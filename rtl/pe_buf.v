==> flow/design.v <==
module pe_buf(
	input  								clk,
	input  								rst_n,
	input  [0:0] 						data_vlid_i,
	input  [6-1:0] 		data_cnt_i,
	input  [0:0] 						data_type_i,
	input  [3-1:0] 	precision_i,
	input  [32-1:0] 	data_i,
	output [0:0] 						data_valid_o,
	output [6-1:0] 		data_cnt_o,
	output [0:0] 						data_type_o,
	output [3-1:0] 	precision_o,
	output [32-1:0] 	data_o
);
	reg  [0:0] 							data_vlid_r;
	reg  [6-1:0] 			data_cnt_r;
	reg  [0:0] 							data_type_r;
	reg  [3-1:0] 	precision_r;
	reg  [32-1:0] 	data_r;
	always @(posedge clk or negedge rst_n) begin
		if(!rst_n) begin
			data_vlid_r <= 'b0;
		end
		else if(data_vlid_i) begin
			data_vlid_r <= 1'b1;
			data_cnt_r  <= data_cnt_i;
			data_type_r <= data_type_i;
			precision_r <= precision_i;
			data_r 		<= data_i;
		end
		else if(data_valid_o) begin
			data_vlid_r <= 1'b0;
		end
	end
	assign data_valid_o = data_vlid_r;
	assign data_cnt_o 	= data_cnt_r;
	assign data_type_o 	= data_type_r;
	assign precision_o 	= precision_r;
	assign data_o 		= data_r;
endmodule
# Step by step through the tools: pe_buf
# Tool output for the design above, in the order of the flow.
# Lines are those of the file above, counted from 1.
# Operators: Yosys type, input widths -> output width; for muxes data width and select width s.
# Library cell names are shortened.
# A cell with n/a has no value.
# setup
design	pe_buf
clk_port	clk
lib	sky130hd
pvt_corner	tt_025C_1v80

# Word level
# Yosys after proc, flatten, opt, wreduce and memory -nomap, before mapping. Enables and synchronous resets that opt folds into registers are not counted as muxes. Memory bits, and registers merged into a memory's read port (data or address), are not among the register bits. Print and check cells are not counted. Equal cells are merged and count once.
# word_totals
reg_bits	43
output_inout_bits	43
wordCells	7
inputBits	45
# op_classes
reduce_and_logical	1
n_mux	1
# ops
op	count
$reduce_and 2->1	1
$mux 1	1

# Logic depth
# Yosys ltp: most cells in a row. Word level: on the elaborated netlist, between registers, memories and ports. Mapped: between sequential cells and ports; inverters and the memories' decode and read muxes count.
# logic_depth
depth_word	1
abc_area	0
ltp_mapped	1

# Mapped cells and area
# The flow's flattened synthesis, as Yosys stat reports it; memories are mapped. The netlist is that of the ABC_AREA named above (0 if unset); the other value can give another one.
# Totals and module areas in this step are rounded.
# types
cell_type	count
edfxtp_1	42
dfrtp_1	1
and2_1	1
# mapped
seqArea_mm2	0.00129
ff_cells	43
synth_area_mm2	0.00129
cell_count	44

# Path before layout
# Source: OpenSTA report_checks on the synthesized netlist (no wires, ideal clock, input and output delay 20% of the period each), path of least setup slack; recovery checks are left aside. Register names are those of the netlist, which keeps one name where synthesis merged equal registers.
# synth_path
path_type	input to register
start	input rst_n
end	register data_cnt_r[0]
in_delay_ps	332
stages	1
setup_time_ps	403
setup_slack_ps	-92
t_arrival_ps	1349
period_ps	1660
n_path_buf	0
delay_ps	1420
period_less_setup_slack_ps	1752
# "delay_ps" = arrival - input delay + setup time.
# "stages" counts driving pins, that of a launching flip-flop among them; a cell with two outputs on the path counts twice.
# "period_less_setup_slack_ps" = period - worst setup slack (recovery checks aside). The figure is calculated, with input and output delays left at 20% of the set period.
# Between the ends stands the longest chain of elaborated cells between them, by number of cells; it is not shown to be the way that was timed. Of several equally long chains one is given.
# Each line given opens the expression or statement behind the cell; cells for indexed reads and writes are added by Yosys, which also makes memories of some case tables.
# synth_between
cell_sequence	and2_1
elab_chain_cells	1
cells_between	1
# synth_rtl
item	line	text
from (decl)	3	input rst_n,
$reduce_and 2->1	n/a
to (assign)	26	data_cnt_r <= data_cnt_i;
to (decl)	16	reg [6-1:0] data_cnt_r;

# Path in the finished layout
# From the final timing report of run A: the path of least setup slack in the routed layout; clock arrival at registers is part of the times.
# The path's times are printed in steps of 10 ps; the period is the one set.
# layout_path
path_type	register to output
start	register data_r[15]
end	output data_o[15]
stages	2
n_path_buf	1
period_ps	2170
t_arrival_ps	1170
setup_slack_ps	570
output_delay_ps	430
# layout_between
cell_sequence	edfxtp_1 -> clkdlybuf4s50_1
elab_chain_cells	0
cells_between	0
# layout_rtl
item	line	text
from (decl)	19	reg [32-1:0] data_r;
from (assign)	29	data_r <= data_i;
to (decl)	13	output [32-1:0] data_o

Ticket comment

Design pe_buf on sky130hd. What follows are 2 stored runs of the flow, each under its own settings; their order means nothing. The constraints put input and output delay at 20% of the set period each and load the outputs with 0.01 pF.
By "achieved_clock_period_ps" is meant the clock period of the run minus its worst setup slack. This is arithmetic on one report: input and output delays are still those of the set period (20% each).
By "worst_path_ps" is meant the share of the clock period that the worst setup path is allowed (20% is reserved at inputs, 20% at outputs), minus its slack. Clock arrival times at its registers enter into it.
By "design_power_uw" is meant OpenSTA's value without simulated activity: inputs other than the clock are taken to toggle once in ten clock periods, and the tool carries that through the logic.
"worst_path_ps" is given in steps of 10 ps.
Measured values are rounded.

Run A, flow files:
==> flow/run.sh <==
#!/bin/bash
# the make line also repeats the synthesis and layout settings of config.mk as NAME=value (left out here)
make -C /OpenROAD-flow-scripts/flow DESIGN_CONFIG=/design/flow/config.mk WORK_HOME=/design/flow/orfs CLKGATE_MAP_FILE= finish
==> flow/config.mk <==
export PLATFORM = sky130hd
export DESIGN_NAME = pe_buf
export DESIGN_NICKNAME = pe_buf
export VERILOG_FILES = /design/flow/design.v
export SDC_FILE = /design/flow/constraint.sdc
export NUM_CORES = 4
export LEC_CHECK = 0
export ABC_AREA = 0
export CAP_MARGIN = 0
export CORE_ASPECT_RATIO = 0.6
export CORE_MARGIN = 2
export CORE_UTILIZATION = 16
export CTS_CLUSTER_SIZE = 64
export PLACE_DENSITY_LB_ADDON = 0.25
export SETUP_SLACK_MARGIN = 0.24
export SLEW_MARGIN = 20
==> flow/constraint.sdc <==
create_clock -name core_clock -period 2.17 [get_ports {clk}]
set_input_delay 0.4340 -clock core_clock [delete_from_list [all_inputs] [get_ports {clk}]]
set_output_delay 0.4340 -clock core_clock [all_outputs]
set_load 0.01 [all_outputs]

==> results of run A, as CSV <==
result,value
final_util_pct,31.9
design_power_uw,2080
achieved_clock_period_ps,1602
die_area_mm2,0.00884
worstSetupSlack_ps,568
finish.stdcell_area_mm2,0.0025
yosys_chip_area_mm2,0.00129
timing.setup.tns_ps,0
worst_path_ps,1170
worst_setup_path_type,"register to output"

Run B, flow files:
==> flow/run.sh <==
#!/bin/bash
# the make line also repeats the synthesis and layout settings of config.mk as NAME=value (left out here)
make -C /OpenROAD-flow-scripts/flow DESIGN_CONFIG=/design/flow/config.mk WORK_HOME=/design/flow/orfs CLKGATE_MAP_FILE= finish
==> flow/config.mk <==
export PLATFORM = sky130hd
export DESIGN_NAME = pe_buf
export DESIGN_NICKNAME = pe_buf
export VERILOG_FILES = /design/flow/design.v
export SDC_FILE = /design/flow/constraint.sdc
export NUM_CORES = 4
export LEC_CHECK = 0
export CAP_MARGIN = 20
export CELL_PAD_IN_SITES_GLOBAL_PLACEMENT = 0
export CORE_ASPECT_RATIO = 1.25
export CORE_MARGIN = 2
export CORE_UTILIZATION = 72
export CTS_CLUSTER_DIAMETER = 314
export CTS_CLUSTER_SIZE = 27
export PLACE_DENSITY_LB_ADDON = 0.01
export SETUP_SLACK_MARGIN = 0.65
export SLEW_MARGIN = 20
==> flow/constraint.sdc <==
create_clock -name core_clock -period 2.58 [get_ports {clk}]
set_input_delay 0.5160 -clock core_clock [delete_from_list [all_inputs] [get_ports {clk}]]
set_output_delay 0.5160 -clock core_clock [all_outputs]
set_load 0.01 [all_outputs]

Run B: not finished: placement ended with error FLW-0024
