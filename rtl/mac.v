==> flow/design.v <==
module mac(
	input 								clk,
	input 								rst_n,
	input  [0:0] 						c_valid_i,
	input  [32-1:0] 	c_data_i,
	input  [0:0] 						cal_valid_i,
	input  [3-1:0] 	cal_precision_i,
	input  [32-1:0] 	a_data_i,
	input  [32-1:0] 	b_data_i,
	output [32-1:0] 	d_data_o
);
	wire [0:0]						push_c_data;
	wire [32-1:0] next_c_data;
	reg  [32-1:0] c_data_r;
	reg [0:0] 						d_valid_r;
	reg [32-1:0]  d_data_r;
	wire [32-1:0] d_data;
	assign d_data = a_data_i + b_data_i;
	always @(posedge clk or negedge rst_n) begin
		if(!rst_n) begin
			d_valid_r <= 1'b0;
		end
		else if(cal_valid_i) begin
			d_valid_r <= 1'b1;
			d_data_r  <= d_data;
		end
	end
	assign push_c_data = c_valid_i | cal_valid_i;
	assign next_c_data = {32{c_valid_i}} & c_data_i | {32{cal_valid_i}} & d_data;
	always @(posedge clk or negedge rst_n) begin
		if(!rst_n) begin
		end
		else if(push_c_data) begin
			c_data_r <= next_c_data;
		end
	end
	assign d_data_o = c_data_r;
endmodule
* Step by step through the tools: mac
What the tools print for mac, step after step. Lines are those of the file above, counted from 1. Operators carry their Yosys type and port widths (W data, S select, Z words). Cell names lack the library's common part. The mark n/a stands for no value.
Inputs: top mac, clock input clk, library sky130hd, timing corner tt_025C_1v80

* Word-level counts
Counts by Yosys on the flattened word-level netlist (proc, flatten, opt, wreduce; memories kept). Register bits leave out memories and registers merged into their read ports (data or address); mux counts leave out enables and synchronous resets folded into registers. Print and check cells are left out. Cells with the same type and inputs are merged into one.
Cells by class: add/subtract/negate cells 1, bitwise logic cells 4, reductions and logical operators 1
Operators by type and width (count):
- $and A32 B32 Y32 | 2
- $add A32 B32 Y32 | 1
- $or A32 B32 Y32 | 1
- $reduce_and A2 Y1 | 1
- $or A1 B1 Y1 | 1
Storage and ports: register bits 32, input port bits 103, output and inout port bits 32

* Longest topological paths
Yosys ltp: most cells in a row. Word level: on the elaborated netlist, between registers, memories and ports. Mapped: between sequential cells and ports; inverters and the memories' decode and read muxes count.
Depth: depth in word-level cells 3, ABC_AREA 0, gate-level depth with buffers 10

* After synthesis
Yosys stat after the flow's synthesis: flattened, memories mapped to cells. It holds for the ABC_AREA given above (unset counts as 0); a run with the other value may have another netlist.
Synthesis totals: cell count 348, chip area (Yosys) 3020.4 um2, sequential area 960.9 um2, flip-flops 32, buffers 15
Cell types:
- edfxtp_1 | count 32, area in all 960.922 um2
- ha_1 | count 31, area in all 387.872 um2
- nand2_1 | count 49, area in all 183.926 um2
- a21oi_1 | count 26, area in all 130.125 um2
- o21ai_0 | count 25, area in all 125.12 um2
- a21o_1 | count 13, area in all 97.594 um2
- xnor2_1 | count 11, area in all 96.342 um2
- xor2_1 | count 11, area in all 96.342 um2
- o211ai_1 | count 9, area in all 67.565 um2
- o21ai_1 | count 13, area in all 65.062 um2
- nor2_1 | count 15, area in all 56.304 um2
- nand3_1 | count 11, area in all 55.053 um2
- clkbuf_1 | count 14, area in all 52.55 um2
- nand4_1 | count 8, area in all 50.048 um2
- inv_1 | count 11, area in all 41.29 um2
- a211oi_1 | count 5, area in all 37.536 um2
- a31oi_1 | count 5, area in all 31.28 um2
- a32o_1 | count 3, area in all 30.029 um2
Other cell types: 32; their cells: 56.

* Worst setup path after synthesis
Path of least setup slack by OpenSTA after synthesis, without wires, with an ideal clock, recovery checks aside; 20% of the period is set as input and as output delay. Where synthesis merged equal registers, the netlist keeps one of their names.
Timing post-synthesis: path kind input to register, from input a_data_i[0], to register c_data_r[30], clock period 2.96 ns, library setup time 0.257 ns, arrival 2.518 ns, data required time 2.703 ns, path slack 0.186 ns, delay of the path 2.183 ns, driving pins on the path 10, buffers on the path 0, synthesis period reached 2.774 ns
"delay of the path" is the arrival time less input delay plus setup time. "driving pins on the path": output pins that drive a net of the path, with the launching flip-flop's if there is one; two outputs of one cell count as two. "synthesis period reached" is the clock period less the worst setup slack; recovery checks do not enter. This is arithmetic on one report: input and output delays are still those of the set period (20% each). Between the ends stands the longest chain of elaborated cells between them, by number of cells; it is not shown to be the way that was timed. Of several equally long chains one is given. Each line given opens the expression or statement behind the cell; cells for indexed reads and writes are added by Yosys, which also makes memories of some case tables.
On the way, post-synthesis: path through ha_1 > inv_1 > fa_1 > nor2b_1 > o211ai_1 > a21oi_2 > o31ai_2 > a2111oi_0 > o21ai_0 > a32o_1, length of the longest elaborated chain 3, elaborated cells on any way between the ends 3, source lines of those cells 2, those cells by class 1 x add/sub; 2 x logic
Ends and longest elaborated chain, post-synthesis:
- start, declared | RTL line 8 | input [32-1:0] a_data_i,
- $add A32 B32 Y32 | RTL line 18 | assign d_data = a_data_i + b_data_i;
- $and A32 B32 Y32 | RTL line 29 | assign next_c_data = {32{c_valid_i}} & c_data_i | {32{cal_valid_i}} & d_data;
- $or A32 B32 Y32 | RTL line 29
- end, assigned | RTL line 34 | c_data_r <= next_c_data;
- end, declared | RTL line 14 | reg [32-1:0] c_data_r;

* Worst path after layout
Path of least setup slack in the final report of run A (OpenROAD, finished layout, wires in). Where an end is a register, its clock arrival counts in the times.
Timing after layout: path kind input to register, from input b_data_i[0], to register c_data_r[20], clock period 1.78 ns, library setup time 0.25 ns, arrival 2.44 ns, data required time 1.81 ns, path slack -0.62 ns, driving pins on the path 15, buffers on the path 5
Between the ends stands the longest chain of elaborated cells between them, by number of cells; it is not shown to be the way that was timed. Of several equally long chains one is given.
On the way, after layout: path through buf_8 > ha_4 > inv_2 > fa_2 > nor2b_2 > o211ai_1 > buf_4 > a21oi_4 > buf_6 > a2bb2oi_2 > buf_4 > buf_6 > a41oi_2 > xor2_1 > o21ai_1, length of the longest elaborated chain 3, elaborated cells on any way between the ends 3, source lines of those cells 2, those cells by class 1 x add/sub; 2 x logic
Ends and longest elaborated chain, after layout:
- start, declared | RTL line 9 | input [32-1:0] b_data_i,
- $add A32 B32 Y32 | RTL line 18 | assign d_data = a_data_i + b_data_i;
- $and A32 B32 Y32 | RTL line 29 | assign next_c_data = {32{c_valid_i}} & c_data_i | {32{cal_valid_i}} & d_data;
- $or A32 B32 Y32 | RTL line 29
- end, assigned | RTL line 34 | c_data_r <= next_c_data;
- end, declared | RTL line 14 | reg [32-1:0] c_data_r;

Memo
Re: implementation data of mac

Measured data: module mac, platform sky130hd, 2 stored runs of the flow under differing settings, order arbitrary. Input and output delays are each 20% of the period that was set; the output load is 0.01 pF.
"achieved period" means the clock period less the worst setup slack. The figure is calculated, with input and output delays left at 20% of the set period.
"worst path time" is the time allowed to the run's worst setup path (the clock period less input and output delay, where it has them) less its slack. Clock arrival times count: a late capture clock shortens it, a late launch clock lengthens it.

* Run A | settings: period_ns 1.78; CORE_UTILIZATION 21; SETUP_SLACK_MARGIN 0.33; PLACE_DENSITY 0.39; CELL_PAD_IN_SITES_GLOBAL_PLACEMENT 2; CELL_PAD_IN_SITES_DETAIL_PLACEMENT 0; GPL_TIMING_DRIVEN 1; CTS_CLUSTER_DIAMETER 278; CAP_MARGIN 20; CORE_MARGIN 2; SLEW_MARGIN 20 | results: std-cell area (final layout) 6,498.7 um2; summed negative setup slack -10.726 ns; setup slack of the critical path -0.625 ns; worst path time 2.05 ns; class of the worst setup path input to register; post-layout utilization 46.5%; smallest hold slack 0.484 ns; chip area after synthesis (Yosys) 3,020.4 um2; die footprint 15,358.6 um2; achieved period 2.405 ns
* Run B | settings: period_ns 2.03; CORE_UTILIZATION 62; PLACE_DENSITY 0.93; TNS_END_PERCENT 30; ABC_AREA 1; GPL_ROUTABILITY_DRIVEN 0; CTS_CLUSTER_SIZE 25; CAP_MARGIN 30; SLEW_MARGIN 40; CORE_MARGIN 2 | no results, clock tree synthesis failed with DPL-0038
