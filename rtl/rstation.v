==> flow/design.v <==
module rstation(
    input clk,
    input rst_n,
    input  [0:0]                    cpu_tpu_req_vld_i,
    output [0:0]                    cpu_tpu_req_rdy_o,
    input  [32-1:0]    cpu_tpu_req_insn_i,
    input  [64-1:0]     cpu_tpu_req_rs1_data_i,
    input  [64-1:0]     cpu_tpu_req_rs2_data_i,
    input  [64-1:0]     cpu_tpu_req_rs3_data_i,
    output [0:0]                    cpu_tpu_resp_vld_o,
    input  [0:0]                    cpu_tpu_resp_rdy_i,
    output [64-1:0]     cpu_tpu_resp_data_o,
	output  [0:0]  						issue_tmma_valid_o,
	input   [0:0]						issue_tmma_ready_i,
	output  [2-1:0]  	issue_tmma_type_o,
	output  [3-1:0]    issue_tmma_data_width_o,
	output  [64-1:0] 			issue_tmma_addr0_o,
	output  [64-1:0] 			issue_tmma_addr1_o,
	output  [3-1:0] issue_tmma_precision_o,
	output  [0:0]  						issue_tmma_acc_o
);
    wire [2:0] cop_func3;
    wire [0:0] cop_tload;
    wire [0:0] cop_preloadc;
    wire [0:0] cop_tmma;
    wire [0:0] cop_poststorec;
    wire [0:0] cop_preloada;
    wire [0:0] cop_tstore;
    wire [0:0] push_tmma_inst;
    wire [2-1:0]     cop_tmma_type;
    wire [3-1:0]    cop_tmma_data_width;
    wire [64-1:0]           cop_tmma_addr0;
    wire [64-1:0]           cop_tmma_addr1;
    wire [3-1:0] cop_tmma_precision;
    wire [0:0]                       cop_tmma_acc;
    reg [0:0]                       tmma_valid_r[8];
    reg [2-1:0]     tmma_type_r[8];
    reg [3-1:0]    tmma_data_width_r[8];
    reg [64-1:0]           tmma_addr0_r[8];
    reg [64-1:0]           tmma_addr1_r[8];
    reg [3-1:0] tmma_precision_r[8];
    reg [0:0]                       tmma_acc_r[8];
    reg [3-1:0] tmmaq_rptr;
    reg [3-1:0] tmmaq_wptr;
    reg [0:0]                  tmmaq_rptr_hi;
    reg [0:0]                  tmmaq_wptr_hi;
    wire [0:0]                 tmmaq_full;
    wire [0:0] issue_tmma_hsk;
    assign cpu_tpu_resp_vld_o = 1'b0;
    assign cop_func3 = cpu_tpu_req_insn_i[14:12];
    assign cop_tload        = cop_func3 == 3'b000;
    assign cop_preloadc     = cop_func3 == 3'b001;
    assign cop_tmma         = cop_func3 == 3'b010;
    assign cop_poststorec   = cop_func3 == 3'b011;
    assign cop_preloada     = cop_func3 == 3'b100;
    assign cop_tstore       = cop_func3 == 3'b101;
    assign push_tmma_inst = cpu_tpu_req_vld_i && cpu_tpu_req_rdy_o && 
        (cop_preloadc || cop_tmma || cop_poststorec || cop_preloada);
    assign cop_tmma_type =  {2{cop_tmma}}       & 0 |
                            {2{cop_preloadc}}   & 1 |
                            {2{cop_poststorec}} & 2 |
                            {2{cop_preloada}}   & 3;
    assign cop_tmma_data_width = 3'b1 << cpu_tpu_req_rs3_data_i[1:0];
    assign cop_tmma_addr0 = cpu_tpu_req_rs1_data_i;
    assign cop_tmma_addr1 = cpu_tpu_req_rs2_data_i;
    assign cop_tmma_precision = cpu_tpu_req_rs3_data_i[2:1];
    assign cop_tmma_acc = cpu_tpu_req_rs3_data_i[0];
    always @(posedge clk or negedge rst_n) begin
        if(!rst_n) begin
            tmmaq_wptr <= 'b0;
        end
        else if(push_tmma_inst) begin
            tmmaq_wptr <= tmmaq_wptr + 1;
        end
    end
    always @(posedge clk or negedge rst_n) begin
        if(!rst_n) begin
            tmmaq_rptr <= 'b0;
        end
        else if(issue_tmma_hsk) begin
            tmmaq_rptr <= tmmaq_rptr + 1;
        end
    end
    always @(posedge clk or negedge rst_n) begin
        if(!rst_n) begin
            tmmaq_rptr_hi <= 'b0;
        end
        else if(issue_tmma_hsk && &tmmaq_rptr) begin
            tmmaq_rptr_hi <= ~tmmaq_rptr_hi;
        end
    end
    always @(posedge clk or negedge rst_n) begin
        if(!rst_n) begin
            tmmaq_wptr_hi <= 'b0;
        end
        else if(push_tmma_inst && &tmmaq_wptr) begin
            tmmaq_wptr_hi <= ~tmmaq_wptr_hi;
        end
    end
    assign tmmaq_full = tmmaq_wptr==tmmaq_rptr && tmmaq_rptr_hi!=tmmaq_wptr_hi;
    assign cpu_tpu_req_rdy_o = ~tmmaq_full;
genvar i;
generate
for(i=0; i<8; i=i+1) begin
    always @(posedge clk or negedge rst_n) begin
        if(!rst_n) begin
            tmma_valid_r[i] <= 1'b0;
        end
        else if(push_tmma_inst && i==tmmaq_wptr) begin
            tmma_valid_r[i]         = 1'b1;
            tmma_type_r[i]          = cop_tmma_type;
            tmma_data_width_r[i]    = cop_tmma_data_width;
            tmma_addr0_r[i]         = cop_tmma_addr0;
            tmma_addr1_r[i]         = cop_tmma_addr1;
            tmma_precision_r[i]     = cop_tmma_precision;
            tmma_acc_r[i]           = cop_tmma_acc;
        end
        else if(issue_tmma_hsk && i==tmmaq_rptr) begin
            tmma_valid_r[i] = 1'b0;
        end
    end
end
endgenerate
    assign issue_tmma_hsk = issue_tmma_valid_o & issue_tmma_ready_i;
    assign issue_tmma_valid_o       = tmma_valid_r[tmmaq_rptr];  
    assign issue_tmma_type_o        = tmma_type_r[tmmaq_rptr];
    assign issue_tmma_data_width_o  = tmma_data_width_r[tmmaq_rptr];
    assign issue_tmma_addr0_o       = tmma_addr0_r[tmmaq_rptr];
    assign issue_tmma_addr1_o       = tmma_addr1_r[tmmaq_rptr];
    assign issue_tmma_precision_o   = tmma_precision_r[tmmaq_rptr];
    assign issue_tmma_acc_o         = tmma_acc_r[tmmaq_rptr];
endmodule
### Reports on rstation

Tool output for the design above, in the order of the flow.
Lines are those of the file above, counted from 1.
Cell names lack the library's common part.
Not given: --

* top: rstation
* clock input: clk
* library: sky130hd
* library corner: tt_025C_1v80

### Word-level counts

Source: Yosys, flattened and elaborated. Widths are those after wreduce. Registers that Yosys merges into a memory's read port (data or address) are not register bits. Print and check cells do not count.

* register bits after elaboration: 1104
* output and inout bits: 204
* elaborated cells: 163

* add/subtract/negate cells: 2
* equal/unequal tests: 27
* shift-type cells: 1
* multiplexer cells: 23
* bitwise logic cells: 6
* reductions and logical operators: 44

Operators by type and width (number)
* case mux 64 bit (select 8 bit): 2
* case mux 3 bit (select 8 bit): 2
* equality test 3 bit (first input constant): 8
* logical AND 1 bit: 21
* AND reduction 2 bit: 8
* nonzero test 2 bit: 8
* case mux 2 bit (select 8 bit): 1
* two-way mux 1 bit: 16
* case mux 1 bit (select 8 bit): 2
* equality test 3 bit (second input constant): 5
* equality test 2 x 3 -> 1 bit (first input constant): 4
* equality test 3 x 2 -> 1 bit (second input constant): 4
* equality test 1 x 3 -> 1 bit (first input constant): 2
* adder 3 x 1 -> 3 bit (second input constant): 2
* equality test 3 x 1 -> 1 bit (second input constant): 2
* logical NOT 3 bit: 2
* AND reduction 3 bit: 2
* logical OR 1 bit: 3
* left shift 1 x 2 -> 3 bit (first input constant): 1
* inverter 1 bit: 3
* equality test 3 bit: 1
* OR 1 x 2 -> 2 bit: 1
* OR 2 bit: 1
* inequality test 1 bit: 1
* bitwise AND 1 bit: 1

### Longest topological paths

Yosys ltp: most cells in a row. Word level: on the elaborated netlist, between registers, memories and ports. Mapped: between sequential cells and ports; inverters and the memories' decode and read muxes count.

* depth in word-level cells: 7
* ABC_AREA: 0
* depth in mapped cells: 11
* depth with buffers taken out: 7

### Netlist

Yosys stat after the flow's synthesis: flattened, memories mapped to cells. It holds for the ABC_AREA given above (unset counts as 0); a run with the other value may have another netlist.

* cells in the netlist: 2361
* synthesis area: 41891.4 um2
* area of sequential cells: 33071.7 um2
* flip-flops: 1104
* buffer cells: 208

Cells by type
* edfxtp_1: number 1088, area in all 3.27E+04 um2
* mux2_2: number 242, area in all 2.73E+03 um2
* a222oi_1: number 137, area in all 1.37E+03 um2
* a41oi_1: number 123, area in all 1.08E+03 um2
* nand2_1: number 276, area in all 1.04E+03 um2
* nor2_1: number 139, area in all 521.75 um2
* buf_4: number 66, area in all 495.475 um2
* dfrtp_1: number 16, area in all 400.384 um2
* clkbuf_1: number 91, area in all 341.578 um2
* buf_2: number 48, area in all 240.23 um2
* ha_1: number 12, area in all 150.144 um2
* a22o_1: number 16, area in all 140.134 um2
* a21oi_1: number 26, area in all 130.125 um2
* a31oi_1: number 12, area in all 75.072 um2
* xnor2_1: number 6, area in all 52.55 um2
* a22oi_1: number 6, area in all 45.043 um2
* nor2b_1: number 6, area in all 37.536 um2
* and2_1: number 5, area in all 31.28 um2

Not listed: further types 25, cells in them 46.

### Timing after synthesis

OpenSTA on the mapped netlist: ideal clock, no wires. The path of least setup slack (recovery checks aside). Input and output delay are each 20% of the period. Register names are those of the netlist, which keeps one name where synthesis merged equal registers.

* path kind: input to register
* start: input cpu_tpu_req_insn_i[13]
* end: register tmma_acc_r[2]
* clock period: 30500 ps
* setup time: 825 ps
* time at the first pin: 6100 ps
* arrival: 16660 ps
* required time: 29675 ps
* path slack: 13015 ps
* path delay: 11385 ps
* stages on the path: 5
* synthesis period reached: 17485 ps

"path delay" = arrival - input delay + setup time.
"stages on the path": output pins that drive a net of the path, with the launching flip-flop's if there is one; two outputs of one cell count as two.
"synthesis period reached" = period - worst setup slack (recovery checks aside). The figure is calculated, with input and output delays left at 20% of the set period.
Between the ends stands the longest chain of elaborated cells between them, by number of cells; it is not shown to be the way that was timed. Of several equally long chains one is given.
Each line given opens the expression or statement behind the cell; cells for indexed reads and writes are added by Yosys, which also makes memories of some case tables.

* cell sequence: nor3b_1 o21ai_0 a21oi_1 nand2_1 nor3b_1
* length of the longest elaborated chain: 7

Ends and longest elaborated chain, after synthesis
* start, declared: line 6 `input  [32-1:0]    cpu_tpu_req_insn_i,`
* equality test 3 x 1 -> 1 bit: line 52 `assign cop_preloadc     = cop_func3 == 3'b001;`
* logical OR 1 bit x3: line 58 `(cop_preloadc || cop_tmma || cop_poststorec || cop_preloada);`
* logical AND 1 bit: line 57 `assign push_tmma_inst = cpu_tpu_req_vld_i && cpu_tpu_req_rdy_o &&`
* logical AND 1 bit: line 109 `else if(push_tmma_inst && i==tmmaq_wptr) begin`
* AND reduction 2 bit
* end, assigned: line 116 `tmma_acc_r[i]           = cop_tmma_acc;`
* end, declared: line 42 `reg [0:0]                       tmma_acc_r[8];`

### Path in the finished layout

From the final timing report of job 1: the path of least setup slack in the routed layout; clock arrival at registers is part of the times.
The report prints the path's times to 10 ps; the period is as set.

* path kind: register to output
* start: register tmmaq_rptr[2]
* end: output issue_tmma_addr1_o[34]
* clock period: 10700 ps
* output delay: 2140 ps
* time at the first pin: 660 ps
* arrival: 5600 ps
* required time: 8560 ps
* path slack: 2960 ps
* stages on the path: 7

Between the ends stands the longest chain of elaborated cells between them, by number of cells; it is not shown to be the way that was timed. Of several equally long chains one is given.

* cell sequence: dfrtp_4 buf_12 or3_4 buf_12 nor2_1 a41oi_1 clkdlybuf4s50_1
* length of the longest elaborated chain: 2

Ends and longest elaborated chain, post-layout
* start, declared: line 43 `reg [3-1:0] tmmaq_rptr;`
* start, assigned: line 78 `tmmaq_rptr <= 'b0;`
* start, assigned: line 81 `tmmaq_rptr <= tmmaq_rptr + 1;`
* equality test 3 bit: line 129 `assign issue_tmma_addr1_o       = tmma_addr1_r[tmmaq_rptr];`
* case mux 64 bit (select 8 bit): line 129
* end, declared: line 18 `output [64-1:0] issue_tmma_addr1_o,`

Ticket comment

Measured results for rstation: 2 stored runs of the Yosys and OpenROAD flow on sky130hd. The settings differ; the order carries no meaning. The constraints put input and output delay at 20% of the set period each and load the outputs with 0.01 pF.
"period achieved" means the clock period less the worst setup slack. The figure is calculated, with input and output delays left at 20% of the set period.
"time used up by the worst setup path" means the part of the period allowed to the worst setup path (the constraints hold back 20% at inputs and 20% at outputs) less its slack; where the path has registers, the arrival times of their clocks count too.
"power": no workload was simulated; the value follows from the tool's default switching activity.
"time used up by the worst setup path" is given in steps of 10 ps.

### Job 1

==> flow/run.sh <==
#!/bin/bash
# the make line also repeats the synthesis and layout settings of config.mk as NAME=value (left out here)
make -C /OpenROAD-flow-scripts/flow DESIGN_CONFIG=/design/flow/config.mk WORK_HOME=/design/flow/orfs CLKGATE_MAP_FILE= finish
==> flow/config.mk <==
export PLATFORM = sky130hd
export DESIGN_NAME = rstation
export DESIGN_NICKNAME = rstation
export VERILOG_FILES = /design/flow/design.v
export SDC_FILE = /design/flow/constraint.sdc
export NUM_CORES = 4
export LEC_CHECK = 0
export CAP_MARGIN = 20
export CELL_PAD_IN_SITES_DETAIL_PLACEMENT = 1
export CORE_MARGIN = 2
export CORE_UTILIZATION = 60
export CTS_CLUSTER_DIAMETER = 47
export HOLD_SLACK_MARGIN = -0.01
export MAX_ROUTING_LAYER = met4
export PLACE_DENSITY_LB_ADDON = 0.07
export SETUP_SLACK_MARGIN = 0.18
export SLEW_MARGIN = 10
==> flow/constraint.sdc <==
create_clock -name core_clock -period 10.7 [get_ports {clk}]
set_input_delay 2.1400 -clock core_clock [delete_from_list [all_inputs] [get_ports {clk}]]
set_output_delay 2.1400 -clock core_clock [all_outputs]
set_load 0.01 [all_outputs]

Results of job 1:
- Time used up by the worst setup path: 5600 ps
- Worst path kind: register to output
- Die footprint: 71947.3 um2
- Sum of negative setup slack: 0 ps
- Period achieved: 7743 ps
- Mapped cell area after synthesis: 41891.4 um2
- Power: 13621 uW
- Worst setup slack after layout: 2957 ps
- Utilization of the finished layout: 71.6%

### Job 2

==> flow/run.sh <==
#!/bin/bash
# the make line also repeats the synthesis and layout settings of config.mk as NAME=value (left out here)
make -C /OpenROAD-flow-scripts/flow DESIGN_CONFIG=/design/flow/config.mk WORK_HOME=/design/flow/orfs CLKGATE_MAP_FILE= finish
==> flow/config.mk <==
export PLATFORM = sky130hd
export DESIGN_NAME = rstation
export DESIGN_NICKNAME = rstation
export VERILOG_FILES = /design/flow/design.v
export SDC_FILE = /design/flow/constraint.sdc
export NUM_CORES = 4
export LEC_CHECK = 0
export CAP_MARGIN = 20
export CORE_MARGIN = 2
export CORE_UTILIZATION = 46
export MAX_ROUTING_LAYER = met5
export MIN_ROUTING_LAYER = met1
export PLACE_DENSITY_LB_ADDON = 0.1
export SETUP_SLACK_MARGIN = 3.03
export SLEW_MARGIN = 20
export TNS_END_PERCENT = 40
==> flow/constraint.sdc <==
create_clock -name core_clock -period 17.1 [get_ports {clk}]
set_input_delay 3.4200 -clock core_clock [delete_from_list [all_inputs] [get_ports {clk}]]
set_output_delay 3.4200 -clock core_clock [all_outputs]
set_load 0.01 [all_outputs]

Results of job 2:
- Time used up by the worst setup path: 5620 ps
- Worst path kind: register to output
- Die footprint: 93498.4 um2
- Sum of negative setup slack: 0 ps
- Period achieved: 9036 ps
- Mapped cell area after synthesis: 41891.4 um2
- Power: 8219 uW
- Worst setup slack after layout: 8064 ps
- Utilization of the finished layout: 54.6%
